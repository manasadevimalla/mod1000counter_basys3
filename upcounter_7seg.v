==> flow/design.v <==
`timescale 1ns / 1ps
module upcounter_7seg(
    input clk_100Mhz, 
    input reset,
    output reg [3:0] Anode_Activate, 
    output reg [0:6] seg_out   
    );
    wire reset_out;
    reg temp1, temp2, temp3;
    always @(posedge clk_100Mhz)
    begin
            temp1 <= reset;
            temp2 <= temp1;
            temp3 <= temp2;
    end
    assign reset_out = temp3;
    reg [26:0]one_second_counter;  
    wire one_second_enable; 
    reg [9:0] displayed_count;  
    reg [3:0] displayed_count_reg; 
     reg [1:0] anode_select;
     reg [16:0] anode_timer;
   always @(posedge clk_100Mhz or posedge reset_out)
   begin
     if(reset_out) begin
         anode_select <= 0;
         anode_timer <= 0; 
     end
     else
         if(anode_timer == 99_999) begin
             anode_timer <= 0;
             anode_select <=  anode_select + 1;
         end
      else
          anode_timer <=  anode_timer + 1;
     end   
     always @(*) 
     begin
             case(anode_select)
                 0: Anode_Activate <= 4'b1110;
                 1: Anode_Activate <= 4'b1101;
                 2: Anode_Activate <= 4'b1011;
                 default:Anode_Activate <= 4'b1111;
             endcase
               end   
    always @(posedge clk_100Mhz or posedge reset_out)
    begin
        if(reset_out==1)
            one_second_counter <= 0;
        else begin
            if(one_second_counter>=99999999) 
                 one_second_counter <= 0;
            else
                one_second_counter <= one_second_counter + 1;
        end
    end 
    assign one_second_enable = (one_second_counter==99999999)?1:0;
     always @(posedge clk_100Mhz or posedge reset_out)
       begin
           if(reset_out==1)
               displayed_count <= 0;
           else if(one_second_enable==1)
               displayed_count <= displayed_count + 1;
       end
    always @(*)
    begin
        case(anode_select)
        2'b00: begin
            Anode_Activate <= 4'b1110; 
            displayed_count_reg <= displayed_count%10;
              end
        2'b01: begin
            Anode_Activate <= 4'b1101; 
            displayed_count_reg <= (displayed_count/10)%10;
              end
        2'b10: begin
            Anode_Activate <= 4'b1011; 
            displayed_count_reg <= (displayed_count/10)/10;
                end
       default:   begin
                   Anode_Activate <= 4'b1111; 
                  displayed_count_reg <= 0; 
                  end  
        endcase
    end
    always @(*)
    begin
        case(displayed_count_reg)
        4'b0000: seg_out <= 7'b0000001;  
        4'b0001: seg_out <= 7'b1001111;  
        4'b0010: seg_out <= 7'b0010010;  
        4'b0011: seg_out <= 7'b0000110;  
        4'b0100: seg_out <= 7'b1001100;  
        4'b0101: seg_out <= 7'b0100100;  
        4'b0110: seg_out <= 7'b0100000;  
        4'b0111: seg_out <= 7'b0001111;  
        4'b1000: seg_out <= 7'b0000000;  
        4'b1001: seg_out <= 7'b0000100;  
        default: seg_out <= 7'b0000001;  
        endcase
    end
 endmodule
Tool chain data of upcounter_7seg
What the tools print for upcounter_7seg, step after step.
Lines are those of the file above, counted from 1.
Operators: Yosys type, input widths -> output width; for muxes data width and select width s.
Cell names lack the library's common part.
{"block": "design", "design": "upcounter_7seg", "clock_port": "clk_100Mhz", "cell_library": "sky130hd", "corner": "tt_025C_1v80"}

Elaborated design
Yosys after proc, flatten, opt, wreduce and memory -nomap, before mapping. Enables and synchronous resets that opt folds into registers are not counted as muxes. Memory bits, and registers merged into a memory's read port (data or address), are not among the register bits. Print and check cells are not counted. Equal cells are merged and count once.
Yosys's memory passes give these memory sizes; they may raise the number of words (mostly to a power of two), join words into wider ones and drop unused or constant bits.
{"block": "word_totals", "ff_bits": 59, "latchBits": 0, "ramBits": 0, "rom_bits": 112, "clocked_rd_ports_x_width": 0, "memories": 1, "in_bits": 2, "out_inout_bits": 11, "word_cells": 27}
{"block": "mem_list", "memory": "(no name shown)", "size": 16, "width": 7, "rd": 1, "write_ports": 0, "line": 88, "source": "case(displayed_count_reg)"}
{"block": "op_classes", "add_sub_neg": 4, "mul": 0, "n_div": 4, "cmp": 1, "eq_ne": 4, "shift": 0, "muxes": 5, "logic": 0, "reduce_logical": 1}
{"block": "op_table", "op": "$div 10x4->32 const B", "n": 1}
{"block": "op_table", "op": "$mod 10x4->32 const B", "n": 1}
{"block": "op_table", "op": "$div 32x4->32 const B", "n": 1}
{"block": "op_table", "op": "$mod 32x4->32 const B", "n": 1}
{"block": "op_table", "op": "$add 27x1->27 const B", "n": 1}
{"block": "op_table", "op": "$ge 27x27->1 const B", "n": 1}
{"block": "op_table", "op": "$eq 27x27->1 const B", "n": 1}
{"block": "op_table", "op": "$mux 27", "n": 1}
{"block": "op_table", "op": "$add 17x1->17 const B", "n": 1}
{"block": "op_table", "op": "$eq 17x17->1 const B", "n": 1}
{"block": "op_table", "op": "$mux 17", "n": 1}
{"block": "op_table", "op": "$pmux 4 s3", "n": 1}
{"block": "op_table", "op": "$add 10x1->10 const B", "n": 1}
{"block": "op_table", "op": "$pmux 3 s3", "n": 1}
{"block": "op_table", "op": "$add 2x1->2 const B", "n": 1}
{"block": "op_table", "op": "$eq 2x1->1 const B", "n": 1}
{"block": "op_table", "op": "$eq 2x2->1 const B", "n": 1}
{"block": "op_table", "op": "$logic_not 2->1", "n": 1}
{"block": "op_table", "op": "$mux 1", "n": 1}

Depth
Longest topological path by Yosys (ltp), each cell counted once; first at word level (registers and memories cut), then after technology mapping (sequential cells cut; the memories' decode and read muxes count).
{"block": "logic_depth", "depth_word": 3, "ABC_AREA": 0, "depth_mapped": 35, "ltp_nobuf": 33}

Mapped cells and area
Source: synth_stat.txt of the flow (Yosys; design flattened, memories mapped). It holds for the ABC_AREA given above (unset counts as 0); a run with the other value may have another netlist.
{"block": "types", "cell": "dfrtp_1", "n": 56, "type_area_um2": 1.4E+03}
{"block": "types", "cell": "nor2_1", "n": 109, "type_area_um2": 409.142}
{"block": "types", "cell": "ha_1", "n": 26, "type_area_um2": 325.312}
{"block": "types", "cell": "xnor2_1", "n": 36, "type_area_um2": 315.302}
{"block": "types", "cell": "nand2_1", "n": 71, "type_area_um2": 266.506}
{"block": "types", "cell": "nand3_1", "n": 49, "type_area_um2": 245.235}
{"block": "types", "cell": "a21oi_1", "n": 42, "type_area_um2": 210.202}
{"block": "types", "cell": "xor2_1", "n": 24, "type_area_um2": 210.202}
{"block": "types", "cell": "o21ai_0", "n": 34, "type_area_um2": 170.163}
{"block": "types", "cell": "inv_1", "n": 33, "type_area_um2": 123.869}
{"block": "types", "cell": "and3_1", "n": 17, "type_area_um2": 106.352}
{"block": "types", "cell": "a21o_1", "n": 14, "type_area_um2": 105.101}
{"block": "types", "cell": "nor3_1", "n": 21, "type_area_um2": 105.101}
{"block": "types", "cell": "o211ai_1", "n": 14, "type_area_um2": 105.101}
{"block": "types", "cell": "a31oi_1", "n": 14, "type_area_um2": 87.584}
{"block": "types", "cell": "nor4_1", "n": 13, "type_area_um2": 81.328}
{"block": "types", "cell": "nor2b_1", "n": 12, "type_area_um2": 75.072}
{"block": "types", "cell": "mux2i_1", "n": 7, "type_area_um2": 70.067}
Not listed: further types 86, cells in them 243.
{"block": "mapped", "cell_count": 835, "synth_area_um2": 6386.1, "flip_flops": 59, "n_buf": 32}

Worst setup path after synthesis
OpenSTA on the mapped netlist: ideal clock, no wires. The path of least setup slack (recovery checks aside). Input and output delay are each 20% of the period. Register names are those of the netlist, which keeps one name where synthesis merged equal registers.
{"block": "synth_timing", "kind": "reg-to-output", "from": "register displayed_count[8]", "to": "output port seg_out[6]", "period_ns": 9.14, "arrival_ns": 6.981, "required_time_ns": 7.312, "setup_slack_ns": 0.331, "delay_ns": 6.981, "path_stages": 31, "path_buffers": 1, "synth_period_reached_ns": 8.809}
"delay_ns" is the arrival time less input delay plus setup time.
At an output port there is no setup time.
"path_stages" counts driving pins, that of a launching flip-flop among them; a cell with two outputs on the path counts twice.
"synth_period_reached_ns" = period - worst setup slack (recovery checks aside). The figure is calculated, with input and output delays left at 20% of the set period.
The rows between start and end are the longest chain of elaborated cells between them; the timing report does not say that the signal goes this way. Where chains are equally long, one stands for them.
Each line given opens the expression or statement behind the cell; cells for indexed reads and writes are added by Yosys, which also makes memories of some case tables.
A memory read counts as a cell of the chain, while the word-level depth stops at memories.
{"block": "synth_via", "cell_sequence": "dfrtp_1 nor2_2 inv_2 ha_1 nand3b_1 a21oi_1 o311a_1 or3_1 inv_2 o32a_2 nor3_2 a2111o_1 or3_4 and3_1 or2_1 o21ai_1 mux2_2 or4_1 buf_2 nand2_1 inv_1 ha_1 a21boi_0 nor2_1 o31a_1 nor4_2 a32oi_1 o21a_1 ha_1 nor4_1 nor3_2", "elab_chain_cells": 4, "cells_between": 6}
{"block": "synth_lines", "element": "start, declared", "line": 19, "source": "reg [9:0] displayed_count;"}
{"block": "synth_lines", "element": "start, assigned", "line": 61, "source": "displayed_count <= 0;"}
{"block": "synth_lines", "element": "start, assigned", "line": 63, "source": "displayed_count <= displayed_count + 1;"}
{"block": "synth_lines", "element": "$div 10x4->32", "line": 78, "source": "displayed_count_reg <= (displayed_count/10)/10;"}
{"block": "synth_lines", "element": "$div 32x4->32", "line": 78}
{"block": "synth_lines", "element": "$pmux 4 s3", "line": 67, "source": "case(anode_select)"}
{"block": "synth_lines", "element": "$mem_v2 16x7", "line": 88, "source": "case(displayed_count_reg)"}
{"block": "synth_lines", "element": "end, declared", "line": 6, "source": "output reg [0:6] seg_out"}

Timing after layout
From the final timing report of flow run 2: the path of least setup slack in the routed layout; clock arrival at registers is part of the times.
{"block": "layout_timing", "kind": "reg-to-output", "from": "register displayed_count[7]", "to": "output port seg_out[6]", "period_ns": 8.12, "arrival_ns": 8.91, "required_time_ns": 6.50, "setup_slack_ns": -2.41, "path_stages": 35, "path_buffers": 7}
The rows between start and end are the longest chain of elaborated cells between them; the timing report does not say that the signal goes this way. Where chains are equally long, one stands for them.
A memory read counts as a cell of the chain, while the word-level depth stops at memories.
{"block": "layout_via", "cell_sequence": "dfrtp_1 buf_4 buf_4 buf_4 inv_1 o21ai_0 nand4b_1 nand2_1 o211a_4 nor3_4 buf_12 clkinv_2 a32oi_1 inv_1 nor2_2 o211ai_1 a211o_1 mux2_4 or4_4 buf_6 nand2_4 inv_6 ha_4 a21oi_4 a21oi_4 nor2_4 xor2_1 nor4_4 a32oi_2 buf_4 o21a_4 ha_4 nor4_4 nor3_2 buf_2", "elab_chain_cells": 4, "cells_between": 6}
{"block": "layout_lines", "element": "start, declared", "line": 19, "source": "reg [9:0] displayed_count;"}
{"block": "layout_lines", "element": "start, assigned", "line": 61, "source": "displayed_count <= 0;"}
{"block": "layout_lines", "element": "start, assigned", "line": 63, "source": "displayed_count <= displayed_count + 1;"}
{"block": "layout_lines", "element": "$div 10x4->32", "line": 78, "source": "displayed_count_reg <= (displayed_count/10)/10;"}
{"block": "layout_lines", "element": "$div 32x4->32", "line": 78}
{"block": "layout_lines", "element": "$pmux 4 s3", "line": 67, "source": "case(anode_select)"}
{"block": "layout_lines", "element": "$mem_v2 16x7", "line": 88, "source": "case(displayed_count_reg)"}
{"block": "layout_lines", "element": "end, declared", "line": 6, "source": "output reg [0:6] seg_out"}

# Flow runs of upcounter_7seg

Below are 2 stored runs of the flow (Yosys, OpenROAD; platform sky130hd) on upcounter_7seg, each with its settings and what was measured, unordered. Constraints: input delay and output delay 20% of the set period each, output load 0.01 pF.
By "clock_period_reached_ns" is meant the clock period of the run minus its worst setup slack. This is arithmetic on one report: input and output delays are still those of the set period (20% each).
"power_total_uw": no workload was simulated; the value follows from the tool's default switching activity.

{"run": "flow run 1", "settings": { "period_ns": 6.09, "CORE_UTILIZATION": 69, "CORE_ASPECT_RATIO": 0.93, "CELL_PAD_IN_SITES_DETAIL_PLACEMENT": 2, "GPL_ROUTABILITY_DRIVEN": 1, "CTS_CLUSTER_SIZE": 69, "MIN_ROUTING_LAYER": "met2", "MAX_ROUTING_LAYER": "met5", "CAP_MARGIN": 20, "CORE_MARGIN": 2, "SLEW_MARGIN": 20 }, "outcome": "not finished: placement ended with a tool error"}
{"run": "flow run 2", "settings": { "period_ns": 8.12, "CORE_UTILIZATION": 40, "SETUP_SLACK_MARGIN": 1.86, "PLACE_DENSITY_LB_ADDON": 0.04, "CELL_PAD_IN_SITES_DETAIL_PLACEMENT": 2, "GPL_TIMING_DRIVEN": 0, "CAP_MARGIN": 20, "SLEW_MARGIN": 10, "CORE_MARGIN": 2 }, "results": { "final_util_frac": 0.533, "total_negative_slack_ns": -16.315, "yosys.chip_area_um2": 6386.1, "clock_period_reached_ns": 10.532, "cell_area_final_um2": 8413.1, "final_die_area_um2": 16992.4, "timing.setup.ws_ns": -2.412, "power_total_uw": 775.4, "hold_ws_ns": 0.339 }}
